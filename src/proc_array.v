==> flow/design.v <==
`timescale 1ns/100ps
module bintree(din, dout);
    parameter NDATA = 128;
    localparam NDATA_LOG = $clog2(NDATA);
    input [NDATA-1:0] din;
    output [NDATA_LOG:0] dout;
    genvar i,x;
    generate
        for(i=1; i<NDATA_LOG;i = i+1) begin: bAdd
            localparam j = (NDATA >> i);
            wire [i:0] data [0:j-1];
            for(x=0; x<j; x = x + 1) begin: bAdder
                localparam nx = x*2;
                if (i == 1)
                    assign bAdd[i].data[x] = din[nx:nx] + din[nx+1:nx+1];
                else
                    assign bAdd[i].data[x] = bAdd[i-1].data[nx] + bAdd[i-1].data[nx+1];
            end
        end
        assign dout = bAdd[NDATA_LOG-1].data[0] + bAdd[NDATA_LOG-1].data[1];
    endgenerate
endmodule
`timescale 1ns/100ps
module proc_array(dinRef, dinSig, clk, rst, ena, cntin, dout);
    parameter NDATA = 128;
    parameter NDATA_LOG = $clog2(NDATA);
    input [NDATA-1:0] dinRef;
    input [NDATA-1:0] dinSig;
    input clk;
    input rst;
    input ena;
    input [NDATA_LOG-1:0] cntin;
    output reg [NDATA_LOG-1:0] dout = {NDATA_LOG{1'd0}};
    reg [NDATA_LOG-1:0] doutId = {NDATA_LOG{1'd0}};
    reg [NDATA_LOG:0] doutVal = {(NDATA_LOG+1){1'd0}};
    reg [NDATA_LOG-1:0] cntstore = {(NDATA_LOG-2){1'd0}};
    wire [1:0] doutLocal;
    wire [NDATA_LOG:0] doutLocalVal;
    wire isReplace;
    wire [NDATA_LOG:0] doutA;
    wire [NDATA_LOG:0] doutB;
    wire [NDATA_LOG:0] doutC;
    wire [NDATA_LOG:0] doutD;
    wire [NDATA-1:0] dinSigA;
    wire [NDATA-1:0] dinSigB;
    wire [NDATA-1:0] dinSigC;
    wire [NDATA-1:0] dinSigD;
    assign dinSigA = dinSig;
    assign dinSigB = {dinSig[NDATA-2:0], dinSig[NDATA-1]};
    assign dinSigC = {dinSig[NDATA-3:0], dinSig[NDATA-1:NDATA-2]};
    assign dinSigD = {dinSig[NDATA-4:0], dinSig[NDATA-1:NDATA-3]};
    xcorr_proc #(NDATA) xcorrProcInstA (
        .dinA (dinRef),
        .dinB (dinSigA),
        .dout (doutA)
    );
    xcorr_proc #(NDATA) xcorrProcInstB (
        .dinA (dinRef),
        .dinB (dinSigB),
        .dout (doutB)
    );
    xcorr_proc #(NDATA) xcorrProcInstC (
        .dinA (dinRef),
        .dinB (dinSigC),
        .dout (doutC)
    );
    xcorr_proc #(NDATA) xcorrProcInstD (
        .dinA (dinRef),
        .dinB (dinSigD),
        .dout (doutD)
    );
    proc_comp #(NDATA) procCompInst (
        .dinA (doutA),
        .dinB (doutB),
        .dinC (doutC),
        .dinD (doutD),
        .dout (doutLocal),
        .doutVal (doutLocalVal)
    );
    assign isReplace = (doutLocalVal > doutVal);
    always @ (posedge clk or negedge rst) begin
        if (!rst) begin
            dout <= {NDATA_LOG{1'd0}};
            doutId <= {NDATA_LOG{1'd0}};
            doutVal <= {(NDATA_LOG+1){1'd0}};
        end
        else begin
            if (!ena) begin
                if (cntin == {(NDATA_LOG){1'd0}}) begin
                    cntstore <= {(NDATA_LOG-2){1'd0}};
                    dout <= doutId;
                    doutId <= {NDATA_LOG{1'd0}};
                    doutVal <= {(NDATA_LOG+1){1'd0}};
                end
                else if (cntin[1:0] == 2'd0) begin
                    if (isReplace) begin
                        doutId <= {cntstore[NDATA_LOG-1:2], doutLocal};
                        doutVal <= doutLocalVal;
                    end
                    cntstore <= cntin;
                end
            end
        end
    end
endmodule
`timescale 1ns/100ps
module proc_comp(dinA, dinB, dinC, dinD, dout, doutVal);
    parameter NDATA = 128;
    parameter NDATA_LOG = $clog2(NDATA);
    input [NDATA_LOG:0] dinA;
    input [NDATA_LOG:0] dinB;
    input [NDATA_LOG:0] dinC;
    input [NDATA_LOG:0] dinD;
    output [1:0] dout;
    output reg [NDATA_LOG:0] doutVal;
    wire dgtA, dgtB, dgtAll;
    assign dgtA = (dinB > dinA);
    assign dgtB = (dinD > dinC);
    assign dgtAll = ((dgtB ? dinD : dinC) > (dgtA ? dinB : dinA));
    assign dout = {dgtAll, (dgtAll ? dgtB : dgtA)};
    always @ (*) begin
        case (dout)
            2'd0: doutVal = dinA;
            2'd1: doutVal = dinB;
            2'd2: doutVal = dinC;
            2'd3: doutVal = dinD;
        endcase
    end
endmodule
`timescale 1ns/100ps
module xcorr_proc(dinA, dinB, dout);
    parameter NDATA = 128;
    localparam NDATA_LOG = $clog2(NDATA);
    input [NDATA-1:0]           dinA;
    input [NDATA-1:0]           dinB;
    output [NDATA_LOG:0]        dout;
    wire [NDATA-1:0]            dproc;
    assign dproc = ~(dinA ^ dinB);
    bintree #(NDATA) bintreeInst (
        .din                    (dproc),
        .dout                   (dout)
    );
endmodule
# From RTL to reports: proc_array
# The steps from the RTL of proc_array to its reports follow in flow order.
# Line numbers count from 1 in the design file above.
# Operators: Yosys type, input widths -> output width; for muxes data width and select width s.
# A cell with -- has no value.
# inputs
design	proc_array
clk_port	clk
lib	sky130hd
corner	tt_025C_1v80

# After elaboration
# Source: Yosys, flattened and elaborated, memories not mapped. Widths are those after wreduce. Registers that Yosys merges into a memory's read port (data or address) are not register bits. Print and check cells do not count. Equal cells are merged and count once.
# bits
output_inout_bits	7
input_bits	266
register_bits	29
word_cells	547
# classes
n_addsub	508
equal	3
n_cmp	4
n_logic	9
reduce_logical	8
muxes	11
# ops
op	n
$add 1x1->2	256
$xor 128x128->128	4
$not 128->128	4
$add 2x2->3	128
$add 3x3->4	64
$add 4x4->5	32
$add 5x5->6	16
$add 6x6->7	8
$mux 8	5
$add 7x7->8	4
$gt 8x8->1	4
$pmux 8 s4	1
$mux 7	4
$logic_not 7->1	1
$reduce_and 3->1	2
$eq 2x2->1 const B	2
$logic_not 2->1	2
$reduce_bool 2->1	2
$eq 2x1->1 const B	1
$reduce_and 2->1	1
$not 1->1	1
$mux 1	1

# Longest topological paths
# Yosys ltp: most cells in a row. Word level: on the elaborated netlist, between registers, memories and ports. Mapped: between sequential cells and ports; inverters and the memories' decode and read muxes count.
# logic_depth
depth_word	19
ABC_AREA	0
mapped_depth	53
mapped_depth_nobuf	49

# Mapped cells and area
# Yosys stat after the flow's synthesis: flattened, memories mapped to cells. It holds for the ABC_AREA given above (unset counts as 0); a run with the other value may have another netlist.
# mapped
area_mm2	0.0197102
ff_cells	27
n_buf	103
mapped_cells	1910
seqArea_mm2	0.0007007
# by_type
cell	n	type_area_um2
sky130_fd_sc_hd__fa_1	460	9.21E+03
sky130_fd_sc_hd__xnor2_1	281	2461.11
sky130_fd_sc_hd__xor2_1	245	2.15E+03
sky130_fd_sc_hd__ha_1	131	1.64E+03
sky130_fd_sc_hd__inv_1	424	1.59E+03
sky130_fd_sc_hd__dfrtp_1	22	550.528
sky130_fd_sc_hd__clkbuf_1	100	375.36
sky130_fd_sc_hd__edfxtp_1	5	150.144
sky130_fd_sc_hd__o21ai_0	24	120.115
sky130_fd_sc_hd__a21o_1	15	112.608
sky130_fd_sc_hd__a21oi_1	22	110.106
sky130_fd_sc_hd__nand2_1	28	105.101
sky130_fd_sc_hd__mux2_2	9	101.347
sky130_fd_sc_hd__a211oi_1	13	97.594
sky130_fd_sc_hd__o21a_1	11	82.579
sky130_fd_sc_hd__nor2_1	21	78.826
sky130_fd_sc_hd__nand3_1	11	55.053
sky130_fd_sc_hd__a22o_1	6	52.55
# Not listed: further types 45, cells in them 82.
# By module: a second synthesis without flattening, with its own total; a netlist apart from the flattened one above.
# unflattened
hier_cells	2043
hier_area_mm2	0.0202995
# Each row is one instance without its submodules.
# by_module
module	cells	seq_area_mm2	mod_area_mm2	n_inst
bintree (NDATA=128)	332	0	0.0033958	4
xcorr_proc (NDATA=128)	128	0	0.0011211	4
proc_array	94	0.0007007	0.0012925	1
proc_comp (NDATA=128)	109	0	0.0009397	1

# Worst setup path after synthesis
# Path of least setup slack by OpenSTA after synthesis, without wires, with an ideal clock, recovery checks aside; 20% of the period is set as input and as output delay. Where synthesis merged equal registers, the netlist keeps one of their names.
# synth_timing
path_kind	input-to-reg
from	input port dinSig[57]
to	register dout[0]
t_first_pin_ps	5020
delay_ps	11776
t_arrival_ps	16671
stages	50
setup_time_ps	125
period_ps	25100
slack_ps	8304
required_ps	24975
input_delay_ps	5020
period_less_setup_slack_ps	16796
# "delay_ps" is the arrival time less input delay plus setup time.
# "stages": output pins that drive a net of the path, with the launching flip-flop's if there is one; two outputs of one cell count as two.
# "period_less_setup_slack_ps" is the clock period less the worst setup slack; recovery checks do not enter. This is arithmetic on one report: input and output delays are still those of the set period (20% each).
# synth_between
cell_sequence	sky130_fd_sc_hd__clkbuf_1 -> sky130_fd_sc_hd__xor2_1 -> sky130_fd_sc_hd__fa_1 -> sky130_fd_sc_hd__fa_1 -> sky130_fd_sc_hd__inv_1 -> sky130_fd_sc_hd__fa_1 -> sky130_fd_sc_hd__inv_1 -> sky130_fd_sc_hd__fa_1 -> sky130_fd_sc_hd__inv_1 -> sky130_fd_sc_hd__fa_1 -> sky130_fd_sc_hd__inv_1 -> sky130_fd_sc_hd__fa_1 -> sky130_fd_sc_hd__fa_1 -> sky130_fd_sc_hd__fa_1 -> sky130_fd_sc_hd__fa_1 -> sky130_fd_sc_hd__fa_1 -> sky130_fd_sc_hd__inv_1 -> sky130_fd_sc_hd__ha_1 -> (+14 left out) -> sky130_fd_sc_hd__mux2i_1 -> sky130_fd_sc_hd__inv_1 -> sky130_fd_sc_hd__ha_1 -> sky130_fd_sc_hd__nand4_1 -> sky130_fd_sc_hd__nor2_1 -> sky130_fd_sc_hd__a22oi_1 -> sky130_fd_sc_hd__o21a_1 -> sky130_fd_sc_hd__clkbuf_1 -> sky130_fd_sc_hd__o21ai_0 -> sky130_fd_sc_hd__ha_1 -> sky130_fd_sc_hd__nor2b_1 -> sky130_fd_sc_hd__o21a_1 -> sky130_fd_sc_hd__o21a_1 -> sky130_fd_sc_hd__o21ai_0 -> sky130_fd_sc_hd__a21oi_1 -> sky130_fd_sc_hd__o211ai_1 -> sky130_fd_sc_hd__nor2_1 -> sky130_fd_sc_hd__mux2_2
# synth_rtl
item	line	rtl
start: declaration	28	input [NDATA-1:0] dinSig;
end: assignment	83	dout <= {NDATA_LOG{1'd0}};
end: assignment	91	dout <= doutId;
end: declaration	33	output reg [NDATA_LOG-1:0] dout = {NDATA_LOG{1'd0}};
# Chain of elaborated cells between the ends: none given.

# Worst path after layout
# From the final timing report of flow run A: the path of least setup slack in the routed layout; clock arrival at registers is part of the times.
# The path's times are printed in steps of 10 ps; the period is the one set.
# layout_timing
path_kind	input-to-reg
from	input port dinSig[65]
to	register doutId[2]
slack_ps	-3220
period_ps	10300
setup_time_ps	100
t_first_pin_ps	2060
input_delay_ps	2060
required_ps	10460
stages	49
t_arrival_ps	13680
# The rows between start and end are the longest chain of elaborated cells between them; the timing report does not say that the signal goes this way. Where chains are equally long, one stands for them.
# Each line given opens the expression or statement behind the cell; cells for indexed reads and writes are added by Yosys, which also makes memories of some case tables.
# A register here has more assigning lines than the two given.
# layout_between
cell_sequence	sky130_fd_sc_hd__clkdlybuf4s15_1 -> sky130_fd_sc_hd__xor2_1 -> sky130_fd_sc_hd__fa_1 -> sky130_fd_sc_hd__inv_1 -> sky130_fd_sc_hd__fa_2 -> sky130_fd_sc_hd__fa_1 -> sky130_fd_sc_hd__fa_1 -> sky130_fd_sc_hd__inv_1 -> sky130_fd_sc_hd__fa_1 -> sky130_fd_sc_hd__fa_1 -> sky130_fd_sc_hd__inv_1 -> sky130_fd_sc_hd__fa_2 -> sky130_fd_sc_hd__fa_2 -> sky130_fd_sc_hd__fa_1 -> sky130_fd_sc_hd__inv_1 -> sky130_fd_sc_hd__fa_1 -> sky130_fd_sc_hd__inv_2 -> sky130_fd_sc_hd__ha_4 -> (+13 left out) -> sky130_fd_sc_hd__ha_4 -> sky130_fd_sc_hd__a21o_1 -> sky130_fd_sc_hd__a21oi_4 -> sky130_fd_sc_hd__nand2b_1 -> sky130_fd_sc_hd__o21ai_1 -> sky130_fd_sc_hd__buf_4 -> sky130_fd_sc_hd__nor2_2 -> sky130_fd_sc_hd__nand3_1 -> sky130_fd_sc_hd__o2111ai_2 -> sky130_fd_sc_hd__ha_1 -> sky130_fd_sc_hd__nand3_2 -> sky130_fd_sc_hd__or4_4 -> sky130_fd_sc_hd__o211ai_1 -> sky130_fd_sc_hd__buf_6 -> sky130_fd_sc_hd__buf_4 -> sky130_fd_sc_hd__clkbuf_16 -> sky130_fd_sc_hd__nand2_1 -> sky130_fd_sc_hd__o21ai_0
elab_chain_len	19
cells_between	53
classes_between	28 x add/sub; 4 x compare; 3 x eq/ne; 7 x mux; 8 x logic; 3 x reduce/logical
# layout_rtl
item	line	rtl
start: declaration	28	input [NDATA-1:0] dinSig;
$xor 128x128->128	138	assign dproc = ~(dinA ^ dinB);
$not 128->128	138
$add 1x1->2	15	assign bAdd[i].data[x] = din[nx:nx] + din[nx+1:nx+1];
$add 2x2->3	17	assign bAdd[i].data[x] = bAdd[i-1].data[nx] + bAdd[i-1].data[nx+1];
$add 3x3->4	17
$add 4x4->5	17
$add 5x5->6	17
(+5 left out)	--
$mux 1	120	assign dout = {dgtAll, (dgtAll ? dgtB : dgtA)};
$eq 2x2->1	122	case (dout)
$pmux 8 s4	122
$gt 8x8->1	80	assign isReplace = (doutLocalVal > doutVal);
$mux 7	96	if (isReplace) begin
$mux 7	95	else if (cntin[1:0] == 2'd0) begin
$mux 7	89	if (cntin == {(NDATA_LOG){1'd0}}) begin
end: assignment	92	doutId <= {NDATA_LOG{1'd0}};
end: assignment	97	doutId <= {cntstore[NDATA_LOG-1:2], doutLocal};
end: declaration	34	reg [NDATA_LOG-1:0] doutId = {NDATA_LOG{1'd0}};

# Top module proc_array; platform sky130hd; tools Yosys and OpenROAD; 2 stored runs in no particular order. Input and output delays are each 20% of the period that was set; the output load is 0.01 pF.
# "timing.achieved_period_ps" = clock period - worst setup slack. The figure is calculated, with input and output delays left at 20% of the set period.
# Settings: . = not set for that run.
run	period_ns	CORE_UTILIZATION	SETUP_SLACK_MARGIN	PLACE_DENSITY_LB_ADDON	GPL_TIMING_DRIVEN	CTS_CLUSTER_DIAMETER	CAP_MARGIN	SLEW_MARGIN	MIN_ROUTING_LAYER	MAX_ROUTING_LAYER	CORE_MARGIN	CELL_PAD_IN_SITES_GLOBAL_PLACEMENT	CELL_PAD_IN_SITES_DETAIL_PLACEMENT	TNS_END_PERCENT	ABC_AREA	synth_chip_area_mm2	final_die_area_mm2	post_route_stdcell_area_mm2	setup_ws_ps	timing.setup.tns_ps	timing.achieved_period_ps
flow run A	10.3	52	2.01	0.16	1	81	30	0	met1	met4	2	.	.	.	.	0.0197102	0.0394777	0.0276428	-3218	-68810	13518
flow run B	25.1	16	.	.	.	162	20	20	.	.	2	1	0	95	1	0.0194849	0.124588	0.0239818	7612	0	17488
