==> flow/design.v <==
`timescale 1ns/100ps
module input_buff(  din, cntin, clk, rst, ena,
                    doutRef, doutSigA, doutSigB, doutSigC);
    parameter NDATA = 128;
    localparam NDATA_LOG = $clog2(NDATA);
    input [3:0] din;
    input [NDATA_LOG-1:0] cntin;
    input clk;
    input rst;
    input ena;
    output [NDATA-1:0] doutRef;
    output [NDATA-1:0] doutSigA;
    output [NDATA-1:0] doutSigB;
    output [NDATA-1:0] doutSigC;
    reg [7:0] dinBuff = 8'd0;
    serial_buff #(1'd1, NDATA) serialBuffInstA (
        .din (dinBuff[4]),
        .cntin (cntin),
        .clk (clk),
        .rst (rst),
        .ena (ena),
        .dout (doutRef)
    );
    serial_buff #(1'd0, NDATA) serialBuffInstB (
        .din (dinBuff[5]),
        .cntin (cntin),
        .clk (clk),
        .rst (rst),
        .ena (ena),
        .dout (doutSigA)
    );
    serial_buff #(1'd0, NDATA) serialBuffInstC (
        .din (dinBuff[6]),
        .cntin (cntin),
        .clk (clk),
        .rst (rst),
        .ena (ena),
        .dout (doutSigB)
    );
    serial_buff #(1'd0, NDATA) serialBuffInstD (
        .din (dinBuff[7]),
        .cntin (cntin),
        .clk (clk),
        .rst (rst),
        .ena (ena),
        .dout (doutSigC)
    );
    always @ (posedge clk or negedge rst) begin
        if (!rst) begin
            dinBuff <= 8'd0;
        end
        else
            if (!ena) begin
                dinBuff[7:4] <= dinBuff[3:0];
                dinBuff[3:0] <= din;
            end
    end
endmodule
`timescale 1ns/100ps
module serial_buff(din, cntin, clk, rst, ena, dout);
    parameter MOVIN = 1'd0;
    parameter NDATA = 128;
    localparam NDATA_LOG = $clog2(NDATA);
    input din;
    input [NDATA_LOG-1:0] cntin;
    input clk;
    input rst;
    input ena;
    output reg [NDATA-1:0] dout = {NDATA{1'd0}};
    wire [NDATA-1:0] buffer;
    shift_reg #(NDATA) shiftRegInst (
        .din (din),
        .clk (clk),
        .rst (rst),
        .ena (ena),
        .dout (buffer)
    );
    always @ (posedge clk or negedge rst) begin
        if (!rst)
            dout <= {NDATA{1'd0}};
        else begin
            if (!ena) begin
                if (cntin == {(NDATA_LOG){1'd0}})
                    dout <= buffer;
                else if (!MOVIN && cntin[1:0] == 2'd0) begin
                    dout[NDATA-1:4] <= dout[NDATA-5:0];
                    dout[3:0] <= dout[NDATA-1:NDATA-4];
                end
                else
                    dout <= dout;
            end
        end
    end
endmodule
`timescale 1ns/100ps
module shift_reg(din, clk, rst, ena, dout);
    parameter NDATA = 128;
    localparam NDATA_LOG = $clog2(NDATA);
    input din;
    input clk;
    input rst;
    input ena;
    output [NDATA-1:0] dout;
    reg [NDATA-1:0] dout = {NDATA{1'd0}};
    always @ (posedge clk or negedge rst) begin
        if (!rst)
            dout <= {NDATA{1'd0}};
        else begin
            if (!ena) begin
                dout[NDATA-1:1] <= dout[NDATA-2:0];
                dout[0] <= din;
            end
        end
    end
endmodule
# == Reports on input_buff ==
# The steps from the RTL of input_buff to its reports follow in flow order.
# Line numbers count from 1 in the design file above.
# Operators carry their Yosys type and port widths (W data, S select, Z words).
# Cell names lack the library's common part.
# Not given: --
# inputs
top,input_buff
clk_port,clk
lib,sky130hd
corner,tt_025C_1v80

# == After elaboration ==
# Counts by Yosys on the flattened word-level netlist (proc, flatten, opt, wreduce; memories kept). Register bits leave out memories and registers merged into their read ports (data or address). Print and check cells are left out. Cells with the same type and inputs are merged into one.
# classes
logic,1
muxes,14
reduce_logical,5
# ops
operator,n
$mux W124,7
$mux W4,7
$logic_not A7 Y1,1
$reduce_and A2 Y1,2
$logic_not A2 Y1,1
$reduce_bool A2 Y1,1
$not A1 Y1,1
# bits
output_inout_bits,512
elab_cells,29
reg_bits,1032

# == Logic depth ==
# Yosys ltp: most cells in a row. Word level: on the elaborated netlist, between registers, memories and ports. Mapped: between sequential cells and ports; inverters and the memories' decode and read muxes count.
# logic_depth
depth_word,3
ABC_AREA,0
mapped_depth,7

# == Mapped cells and area ==
# The flow's flattened synthesis, as Yosys stat reports it; memories are mapped. The netlist is that of the ABC_AREA named above (0 if unset); the other value can give another one.
# by_type
cell,n,type_area_um2
dfrtp_1,1032,2.58E+04
mux2_2,648,7.3E+03
o31ai_1,346,2.6E+03
a31oi_1,346,2.16E+03
a21oi_1,346,1.73E+03
nor2_1,346,1.3E+03
clkbuf_1,321,1.2E+03
o311ai_0,38,332.819
nand2_1,77,289.027
o211ai_1,38,285.274
buf_6,12,135.13
buf_1,21,78.826
buf_2,14,70.067
nor4_4,1,21.27
buf_4,2,15.014
nor3_2,1,10.01
or4_1,1,7.507
nor4_1,1,6.256
# Other cell types: 3; their cells: 3.
# synth_totals
buf_cells,370
mapped_area_um2,43387.9
mapped_cells,3594
seq_area_um2,25824.8
ff_cells,1032
# The figures by module come from a second, unflattened synthesis with its own total; it is not the netlist above.
# hier_totals
cells_unflattened,3557
hier_area_um2,45849.0
# Rows give one instance, submodules left out.
# by_module
module,area_um2,instances,n_cells
"serial_buff #(MOVIN=0, NDATA=128)",7138.1,3,729
shift_reg #(NDATA=128),4822.1,4,270
"serial_buff #(MOVIN=1, NDATA=128)",4814.6,1,273
input_buff,331.6,1,17

# == Worst setup path after synthesis ==
# Source: OpenSTA report_checks on the synthesized netlist (no wires, ideal clock, input and output delay 20% of the period each), path of least setup slack; recovery checks are left aside. Register names are those of the netlist, which keeps one name where synthesis merged equal registers.
# synth_timing
kind,input to register
start,input port cntin[3]
end,register serialBuffInstA.dout[100]
input_delay_ps,562
path_delay_ps,1707
path_buffers,3
required_time_ps,2685
stages,6
path_slack_ps,541
period_ps,2810
arrival_time_ps,2144
launch_ps,562
period_less_setup_slack_ps,2269
# "path_delay_ps" = arrival - input delay + setup time.
# "stages" counts driving pins, that of a launching flip-flop among them; a cell with two outputs on the path counts twice.
# "period_less_setup_slack_ps" = period - worst setup slack (recovery checks aside). The figure is calculated, with input and output delays left at 20% of the set period.
# Between the ends stands the longest chain of elaborated cells between them, by number of cells; it is not shown to be the way that was timed. Of several equally long chains one is given.
# A line is the first line of the expression or statement that the cell stems from. Yosys adds cells for indexed reads and writes and turns some case tables into memories.
# At most two assigning lines are given for a register; there are more.
# synth_via
path_cell_list,or4_1 -> buf_2 -> nor4_4 -> buf_4 -> buf_6 -> mux2_2
elab_chain_cells,2
cells_between,3
lines_between,1
cone_classes,mux (1); reduce/logical (2)
# synth_lines
element,line_no,text
start: declaration,7,input [NDATA_LOG-1:0] cntin;
$logic_not A7 Y1,83,if (cntin == {(NDATA_LOG){1'd0}})
$mux W124,83,
end: assignment,84,dout <= buffer;
end: assignment,90,dout <= dout;
end: declaration,69,output reg [NDATA-1:0] dout = {NDATA{1'd0}};

# == Path in the finished layout ==
# Path of least setup slack in the final report of entry A (OpenROAD, finished layout, wires in). Where an end is a register, its clock arrival counts in the times.
# The report prints the path's times to 10 ps; the period is as set.
# layout_timing
kind,register to output
start,register serialBuffInstC.dout[120]
end,output port doutSigB[120]
arrival_time_ps,1760
required_time_ps,1820
path_slack_ps,50
period_ps,2270
stages,2
path_buffers,1
launch_ps,660
# At most two assigning lines are given for a register; there are more.
# layout_via
path_cell_list,dfrtp_1 -> clkdlybuf4s50_1
elab_chain_cells,0
cells_between,0
lines_between,0
# layout_lines
element,line_no,text
start: declaration,69,output reg [NDATA-1:0] dout = {NDATA{1'd0}};
start: assignment,84,dout <= buffer;
start: assignment,86,dout[NDATA-1:4] <= dout[NDATA-5:0];
end: declaration,13,output [NDATA-1:0] doutSigB;

# Record of 2 stored runs of the RTL-to-layout flow on input_buff, platform sky130hd. The runs are unordered. Constraints: input delay and output delay 20% of the set period each, output load 0.01 pF.
# "period_reached_ps" = clock period - worst setup slack. The figure is calculated, with input and output delays left at 20% of the set period.
# "worst_path_ps": the worst setup path's part of the clock period (all of it between registers, 20% less for each end at a port) less its slack. A launch clock that arrives late makes it longer, a capture clock that arrives late makes it shorter.
# "power_total_uw" is the tool's figure for a default switching activity; nothing was simulated.
# "worst_path_ps" is known to 10 ps.
# A setting shown as . is not set for that run.
name,entry A,entry B
period_ns,2.27,2.3
CORE_UTILIZATION,68,15
CAP_MARGIN,20,20
CORE_MARGIN,2,2
SLEW_MARGIN,20,30
SETUP_SLACK_MARGIN,.,0.36
PLACE_DENSITY,.,0.43
CELL_PAD_IN_SITES_GLOBAL_PLACEMENT,.,2
CELL_PAD_IN_SITES_DETAIL_PLACEMENT,.,2
ABC_AREA,.,1
GPL_TIMING_DRIVEN,.,0
layout_utilization_frac,0.86,0.201
ws_setup_ps,52,403
period_reached_ps,2218,1897
power_total_uw,52506,59489
setup_tns_ps,0,0
fin_hold_ws_ps,223,188
finish.stdcell_area_um2,54269.5,61064.8
die_um2,65841.0,310054.0
synth_area_um2,43387.9,45842.7
worst_path_ps,1760,1440
critical_path_type,register to output,register to output
