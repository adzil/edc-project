==> flow/design.v <==
`timescale 1ns/100ps
module addthree(din, dout);
    input [3:0] din;
    output reg [3:0] dout;
    always @ (*) begin
        case (din)
            4'd0: dout = 4'd0;
            4'd1: dout = 4'd1;
            4'd2: dout = 4'd2;
            4'd3: dout = 4'd3;
            4'd4: dout = 4'd4;
            4'd5: dout = 4'd8;
            4'd6: dout = 4'd9;
            4'd7: dout = 4'd10;
            4'd8: dout = 4'd11;
            4'd9: dout = 4'd12;
            default: dout = 4'd0;
        endcase
    end
endmodule
`timescale 1ns/100ps
module bcd(din, dout);
    input [8:0] din;
    output [11:0] dout;
    wire [3:0] dat [0:8];
    addthree at0 ({1'd0, din[8:6]}, dat[0]);
    addthree at1 ({dat[0][2:0], din[5]}, dat[1]);
    addthree at2 ({dat[1][2:0], din[4]}, dat[2]);
    addthree at3 ({dat[2][2:0], din[3]}, dat[3]);
    addthree at4 ({dat[3][2:0], din[2]}, dat[4]);
    addthree at5 ({dat[4][2:0], din[1]}, dat[5]);
    addthree at6 ({1'd0, dat[0][3], dat[1][3], dat[2][3]}, dat[6]);
    addthree at7 ({dat[6][2:0], dat[3][3]}, dat[7]);
    addthree at8 ({dat[7][2:0], dat[4][3]}, dat[8]);
    assign dout = {1'd0, dat[6][3], dat[7][3], dat[8], dat[5], din[0]};
endmodule
module output_lut(din, clk, rst, ena, dout);
    parameter NDATA = 128;
    parameter NDATA_LOG = $clog2(NDATA);
    input [NDATA_LOG-1:0] din;
    input clk;
    input rst;
    input ena;
    output reg [8:0] dout = 9'd0;
    always @ (posedge clk or negedge rst) begin
        if (!rst)
            dout <= 9'd0;
        else
            if (!ena)
                case (din)
                    0: dout <= 9'd90;
                    1: dout <= 9'd89;
                    2: dout <= 9'd88;
                    3: dout <= 9'd87;
                    4: dout <= 9'd86;
                    5: dout <= 9'd85;
                    6: dout <= 9'd85;
                    7: dout <= 9'd84;
                    8: dout <= 9'd83;
                    9: dout <= 9'd82;
                    10: dout <= 9'd81;
                    11: dout <= 9'd80;
                    12: dout <= 9'd79;
                    13: dout <= 9'd78;
                    14: dout <= 9'd77;
                    15: dout <= 9'd76;
                    16: dout <= 9'd75;
                    17: dout <= 9'd74;
                    18: dout <= 9'd73;
                    19: dout <= 9'd72;
                    20: dout <= 9'd71;
                    21: dout <= 9'd71;
                    22: dout <= 9'd70;
                    23: dout <= 9'd69;
                    24: dout <= 9'd68;
                    25: dout <= 9'd67;
                    26: dout <= 9'd66;
                    27: dout <= 9'd65;
                    28: dout <= 9'd64;
                    29: dout <= 9'd63;
                    30: dout <= 9'd62;
                    31: dout <= 9'd61;
                    32: dout <= 9'd59;
                    33: dout <= 9'd58;
                    34: dout <= 9'd57;
                    35: dout <= 9'd56;
                    36: dout <= 9'd55;
                    37: dout <= 9'd54;
                    38: dout <= 9'd53;
                    39: dout <= 9'd52;
                    40: dout <= 9'd51;
                    41: dout <= 9'd49;
                    42: dout <= 9'd48;
                    43: dout <= 9'd47;
                    44: dout <= 9'd46;
                    45: dout <= 9'd44;
                    46: dout <= 9'd43;
                    47: dout <= 9'd42;
                    48: dout <= 9'd40;
                    49: dout <= 9'd39;
                    50: dout <= 9'd37;
                    51: dout <= 9'd36;
                    52: dout <= 9'd34;
                    53: dout <= 9'd33;
                    54: dout <= 9'd31;
                    55: dout <= 9'd29;
                    56: dout <= 9'd27;
                    57: dout <= 9'd25;
                    58: dout <= 9'd23;
                    59: dout <= 9'd21;
                    60: dout <= 9'd18;
                    61: dout <= 9'd14;
                    62: dout <= 9'd10;
                    63: dout <= 9'd0;
                    64: dout <= 9'd0;
                    65: dout <= 9'd180;
                    66: dout <= 9'd170;
                    67: dout <= 9'd166;
                    68: dout <= 9'd162;
                    69: dout <= 9'd159;
                    70: dout <= 9'd157;
                    71: dout <= 9'd155;
                    72: dout <= 9'd153;
                    73: dout <= 9'd151;
                    74: dout <= 9'd149;
                    75: dout <= 9'd147;
                    76: dout <= 9'd146;
                    77: dout <= 9'd144;
                    78: dout <= 9'd143;
                    79: dout <= 9'd141;
                    80: dout <= 9'd140;
                    81: dout <= 9'd138;
                    82: dout <= 9'd137;
                    83: dout <= 9'd136;
                    84: dout <= 9'd134;
                    85: dout <= 9'd133;
                    86: dout <= 9'd132;
                    87: dout <= 9'd131;
                    88: dout <= 9'd129;
                    89: dout <= 9'd128;
                    90: dout <= 9'd127;
                    91: dout <= 9'd126;
                    92: dout <= 9'd125;
                    93: dout <= 9'd124;
                    94: dout <= 9'd123;
                    95: dout <= 9'd122;
                    96: dout <= 9'd121;
                    97: dout <= 9'd119;
                    98: dout <= 9'd118;
                    99: dout <= 9'd117;
                    100: dout <= 9'd116;
                    101: dout <= 9'd115;
                    102: dout <= 9'd114;
                    103: dout <= 9'd113;
                    104: dout <= 9'd112;
                    105: dout <= 9'd111;
                    106: dout <= 9'd110;
                    107: dout <= 9'd109;
                    108: dout <= 9'd109;
                    109: dout <= 9'd108;
                    110: dout <= 9'd107;
                    111: dout <= 9'd106;
                    112: dout <= 9'd105;
                    113: dout <= 9'd104;
                    114: dout <= 9'd103;
                    115: dout <= 9'd102;
                    116: dout <= 9'd101;
                    117: dout <= 9'd100;
                    118: dout <= 9'd99;
                    119: dout <= 9'd98;
                    120: dout <= 9'd97;
                    121: dout <= 9'd96;
                    122: dout <= 9'd95;
                    123: dout <= 9'd95;
                    124: dout <= 9'd94;
                    125: dout <= 9'd93;
                    126: dout <= 9'd92;
                    127: dout <= 9'd91;
                endcase
    end
endmodule
`timescale 1ns/100ps
module output_proc(din, clk, rst, ena, cntin, dout);
    parameter NDATA = 128;
    parameter NDATA_LOG = $clog2(NDATA);
    input [NDATA_LOG-1:0] din;
    input clk;
    input rst;
    input ena;
    input [NDATA_LOG-1:0] cntin;
    output reg [20:0] dout = 21'd1;
    wire [8:0] lutout;
    wire [11:0] bcdout;
    wire [20:0] dout_next;
    output_lut #(NDATA) outputLutInst(din, clk, rst, ena, lutout);
    bcd bcdInst(lutout, bcdout);
    sevenseg sevensegInstA(bcdout[3:0], dout_next[6:0]);
    sevenseg sevensegInstB(bcdout[7:4], dout_next[13:7]);
    sevenseg sevensegInstC(bcdout[11:8], dout_next[20:14]);
    always @ (posedge clk or negedge rst) begin
        if (!rst)
            dout <= 21'd1;
        else
            if (!ena)
                if (cntin == {{(NDATA_LOG-3){1'd0}}, 3'd4})
                    dout <= dout_next;
    end
endmodule
`timescale 1ns/100ps
module sevenseg(din, dout);
    input [3:0] din;
    output reg [6:0] dout;
    always @ (*) begin
        case (din)
            0: dout = 7'b1000000;
            1: dout = 7'b1111001;
            2: dout = 7'b0100100;
            3: dout = 7'b0110000;
            4: dout = 7'b0011001;
            5: dout = 7'b0010010;
            6: dout = 7'b0000010;
            7: dout = 7'b1111000;
            8: dout = 7'b0000000;
            9: dout = 7'b0010000;
            default: dout = 7'b1111111;
        endcase
    end
endmodule
* Tool chain data of output_proc
What the tools print for output_proc, step after step.
Line numbers count from 1 in the design file above.
Library cell names are shortened.
A cell with -- has no value.
- Top :: output_proc
- Clock port :: clk
- Library :: sky130hd
- Library corner :: tt_025C_1v80

* Word-level counts
Counts by Yosys on the flattened word-level netlist (proc, flatten, opt, wreduce; memories kept). Register bits leave out memories and registers merged into their read ports (data or address); mux counts leave out enables and synchronous resets folded into registers. Print and check cells are left out.
Yosys's memory passes give these memory sizes; they may raise the number of words (mostly to a power of two), join words into wider ones and drop unused or constant bits.
- Order comparisons :: 0
- Add/sub/neg operators :: 0
- Bitwise operators :: 1
- Multiply operators :: 0
- Reduce/logical cells :: 6
- Mux-type cells :: 0
- Divide/modulo/power cells :: 0
- Shift-type cells :: 0
- Equality and inequality tests :: 1
** Operators by type and width (number)
- 7-bit by 3-bit equality test with 1-bit output with constant B :: 1
- 1-bit logical NOT :: 5
- 2-bit AND reduction :: 1
- 1-bit inverter :: 1
- Bits in latches :: 0
- Memories :: 13
- Output and inout port bits :: 21
- Register bits :: 9
- ROM bits :: 1936
- Clocked read ports x word width :: 29
- RAM bits :: 0
- Input port bits :: 17
- Elaborated cells :: 22
** Memory list
- (name not given) :: words 128, width 8, rd ports 1, write ports 0, RTL line 50 : case (din)
- (name not given) :: words 16, width 7, rd ports 1, write ports 0, RTL line 214 : case (din)
- (name not given) :: words 16, width 7, rd ports 1, write ports 0, RTL line 214
- (name not given) :: words 16, width 7, rd ports 1, write ports 0, RTL line 214
- (name not given) :: words 16, width 4, rd ports 1, write ports 0, RTL line 6 : case (din)
- (name not given) :: words 16, width 4, rd ports 1, write ports 0, RTL line 6
Memories not listed: 7.

* Logic depth
Yosys ltp: most cells in a row. Word level: on the elaborated netlist, between registers, memories and ports. Mapped: between sequential cells and ports; inverters and the memories' decode and read muxes count.
- Depth after elaboration :: 2
- ABC_AREA :: 1
- Mapped depth :: 21
- Gate-level depth less buffers :: 21

* Synthesis result
Yosys stat after the flow's synthesis: flattened, memories mapped to cells. It holds for the ABC_AREA given above (unset counts as 0); a run with the other value may have another netlist.
** Cell types
- dfrtp_1 :: number 26, total area 650.624 um^2
- nand2_1 :: number 90, total area 337.824 um^2
- ha_1 :: number 21, total area 262.752 um^2
- o21ai_0 :: number 35, total area 175.168 um^2
- inv_1 :: number 46, total area 172.666 um^2
- nor2_1 :: number 40, total area 150.144 um^2
- nand3_1 :: number 26, total area 130.125 um^2
- a21oi_1 :: number 25, total area 125.12 um^2
- nand2_2 :: number 15, total area 93.84 um^2
- nand3_2 :: number 7, total area 70.067 um^2
- o211ai_1 :: number 9, total area 67.565 um^2
- nand2_4 :: number 5, total area 56.304 um^2
- clkbuf_1 :: number 14, total area 52.55 um^2
- a31oi_1 :: number 6, total area 37.536 um^2
- nand4_1 :: number 6, total area 37.536 um^2
- nor2_2 :: number 6, total area 37.536 um^2
- nand3_4 :: number 2, total area 35.034 um^2
- a221oi_1 :: number 3, total area 26.275 um^2
Not listed: further types 30, cells in them 51.
- Cell area after synthesis :: 2911.5 um^2
- Cells in the netlist :: 433
- Buffers :: 19
- Area of sequential cells :: 676.9 um^2
- Flip-flop cells :: 27

* Worst setup path after synthesis
OpenSTA on the mapped netlist: ideal clock, no wires. The path of least setup slack (recovery checks aside). Input and output delay are each 20% of the period. Register names are those of the netlist, which keeps one name where synthesis merged equal registers.
- Path type :: register -> register
- From :: register outputLutInst.dout[7]
- To :: register dout[1]
- Required time :: 2.985 ns
- Time at the first pin :: 0.000 ns
- Arrival :: 2.268 ns
- Clock period :: 3.08 ns
- Path buffers :: 0
- Path slack :: 0.716 ns
- Path delay :: 2.363 ns
- Stages :: 17
- Setup time :: 0.095 ns
- Period reached after synthesis :: 2.364 ns
"path delay" = arrival - input delay + setup time.
"stages": output pins that drive a net of the path, with the launching flip-flop's if there is one; two outputs of one cell count as two.
"period reached after synthesis" = period - worst setup slack (recovery checks aside). The figure is calculated, with input and output delays left at 20% of the set period.
Between the ends stands the longest chain of elaborated cells between them, by number of cells; it is not shown to be the way that was timed. Of several equally long chains one is given.
Each line given opens the expression or statement behind the cell; cells for indexed reads and writes are added by Yosys, which also makes memories of some case tables.
A memory read counts as a cell of the chain, while the word-level depth stops at memories.
A register here has more assigning lines than the two given.
- Path through :: dfrtp_1 -> inv_2 -> nand2_1 -> nand2_1 -> nand3_2 -> nor2_2 -> nor2_2 -> nor2_4 -> inv_4 -> nand3_2 -> nand3_2 -> nand2_4 -> inv_1 -> nor2_1 -> inv_1 -> ha_1 -> o31ai_1
- Cells in the longest elaborated chain :: 6
- Elaborated cells between the ends (all ways) :: 6
- Source lines of those cells :: 1
- Those cells by class :: memory (6)
** RTL lines, path after synthesis
- from (decl) :: RTL line 44 : output reg [8:0] dout = 9'd0;
- from (assign) :: RTL line 51 : 0: dout <= 9'd90;
- from (assign) :: RTL line 52 : 1: dout <= 9'd89;
- memory read 16 x 4 bit x6 :: RTL line 6 : case (din)
- to (decl) :: RTL line 191 : output reg [20:0] dout = 21'd1;

* Path in the finished layout
From the final timing report of flow run A: the path of least setup slack in the routed layout; clock arrival at registers is part of the times.
- Path type :: input -> register
- From :: input port din[3]
- To :: register outputLutInst.dout[4]
- Stages :: 9
- Path buffers :: 1
- Clock period :: 4.92 ns
- Setup time :: 0.07 ns
- External input delay :: 0.98 ns
- Arrival :: 3.61 ns
- Path slack :: 1.51 ns
- Time at the first pin :: 0.98 ns
- Required time :: 5.12 ns
A register here has more assigning lines than the two given.
- Path through :: clkdlybuf4s50_1 -> inv_1 -> nor3_1 -> inv_1 -> nand2_1 -> inv_1 -> o221ai_1 -> o311ai_0 -> a31oi_1
** RTL lines, path post-layout
- from (decl) :: RTL line 186 : input [NDATA_LOG-1:0] din;
- to (assign) :: RTL line 51 : 0: dout <= 9'd90;
- to (assign) :: RTL line 52 : 1: dout <= 9'd89;
- to (decl) :: RTL line 44 : output reg [8:0] dout = 9'd0;
Chain of elaborated cells between the ends: none given.

==> results <==
Record of 2 stored runs of the RTL-to-layout flow on output_proc, platform sky130hd. The runs are unordered. Constraints: input delay and output delay 20% of the set period each, output load 0.01 pF.
By "reached clock period" is meant the clock period of the run minus its worst setup slack. This is arithmetic on one report: input and output delays are still those of the set period (20% each).
"time of the worst setup path" is the time allowed to the run's worst setup path (the clock period less input and output delay, where it has them) less its slack. Clock arrival times count: a late capture clock shortens it, a late launch clock lengthens it.
By "total power of the final layout" is meant OpenSTA's value without simulated activity: inputs other than the clock are taken to toggle once in ten clock periods, and the tool carries that through the logic.

* Flow run A
** Files
==> flow/run.sh <==
#!/bin/bash
# the make line also repeats the synthesis and layout settings of config.mk as NAME=value (left out here)
make -C /OpenROAD-flow-scripts/flow DESIGN_CONFIG=/design/flow/config.mk WORK_HOME=/design/flow/orfs CLKGATE_MAP_FILE= finish
==> flow/config.mk <==
export PLATFORM = sky130hd
export DESIGN_NAME = output_proc
export DESIGN_NICKNAME = output_proc
export VERILOG_FILES = /design/flow/design.v
export SDC_FILE = /design/flow/constraint.sdc
export NUM_CORES = 4
export LEC_CHECK = 0
export ABC_AREA = 1
export CAP_MARGIN = 30
export CORE_MARGIN = 10
export CORE_UTILIZATION = 68
export CTS_CLUSTER_SIZE = 50
export GPL_TIMING_DRIVEN = 1
export MAX_ROUTING_LAYER = met5
export PLACE_DENSITY_LB_ADDON = 0.18
export SETUP_SLACK_MARGIN = 0.67
export SLEW_MARGIN = 10
==> flow/constraint.sdc <==
create_clock -name core_clock -period 4.92 [get_ports {clk}]
set_input_delay 0.9840 -clock core_clock [delete_from_list [all_inputs] [get_ports {clk}]]
set_output_delay 0.9840 -clock core_clock [all_outputs]
set_load 0.01 [all_outputs]
** Results
- Reached clock period :: 3.414 ns
- Total negative setup slack :: 0.000 ns
- Std-cell area (final layout) :: 3298.2 um^2
- Synthesized cell area :: 2911.5 um^2
- Time of the worst setup path :: 2.43 ns
- Worst path kind :: input -> register
- Area inside the die boundary :: 7299.1 um^2
- Total power of the final layout :: 941.8 uW
- Worst slack on setup checks :: 1.506 ns

* Flow run B
** Files
==> flow/run.sh <==
#!/bin/bash
# the make line also repeats the synthesis and layout settings of config.mk as NAME=value (left out here)
make -C /OpenROAD-flow-scripts/flow DESIGN_CONFIG=/design/flow/config.mk WORK_HOME=/design/flow/orfs CLKGATE_MAP_FILE= finish
==> flow/config.mk <==
export PLATFORM = sky130hd
export DESIGN_NAME = output_proc
export DESIGN_NICKNAME = output_proc
export VERILOG_FILES = /design/flow/design.v
export SDC_FILE = /design/flow/constraint.sdc
export NUM_CORES = 4
export LEC_CHECK = 0
export ABC_AREA = 0
export CAP_MARGIN = 5
export CELL_PAD_IN_SITES_GLOBAL_PLACEMENT = 3
export CORE_MARGIN = 2
export CORE_UTILIZATION = 29
export CTS_CLUSTER_DIAMETER = 117
export GPL_ROUTABILITY_DRIVEN = 0
export MAX_ROUTING_LAYER = met5
export MIN_ROUTING_LAYER = met2
export PLACE_DENSITY_LB_ADDON = 0.18
export SETUP_SLACK_MARGIN = -0.19
export SLEW_MARGIN = 15
==> flow/constraint.sdc <==
create_clock -name core_clock -period 4.96 [get_ports {clk}]
set_input_delay 0.9920 -clock core_clock [delete_from_list [all_inputs] [get_ports {clk}]]
set_output_delay 0.9920 -clock core_clock [all_outputs]
set_load 0.01 [all_outputs]
** Results
- Worst slack on setup checks :: 1.334 ns
- Area inside the die boundary :: 11745.1 um^2
- Total negative setup slack :: 0.000 ns
- Std-cell area (final layout) :: 3582.2 um^2
- Synthesized cell area :: 3159.3 um^2
- Reached clock period :: 3.626 ns
- Time of the worst setup path :: 2.63 ns
- Worst path kind :: input -> register
- Total power of the final layout :: 899.6 uW
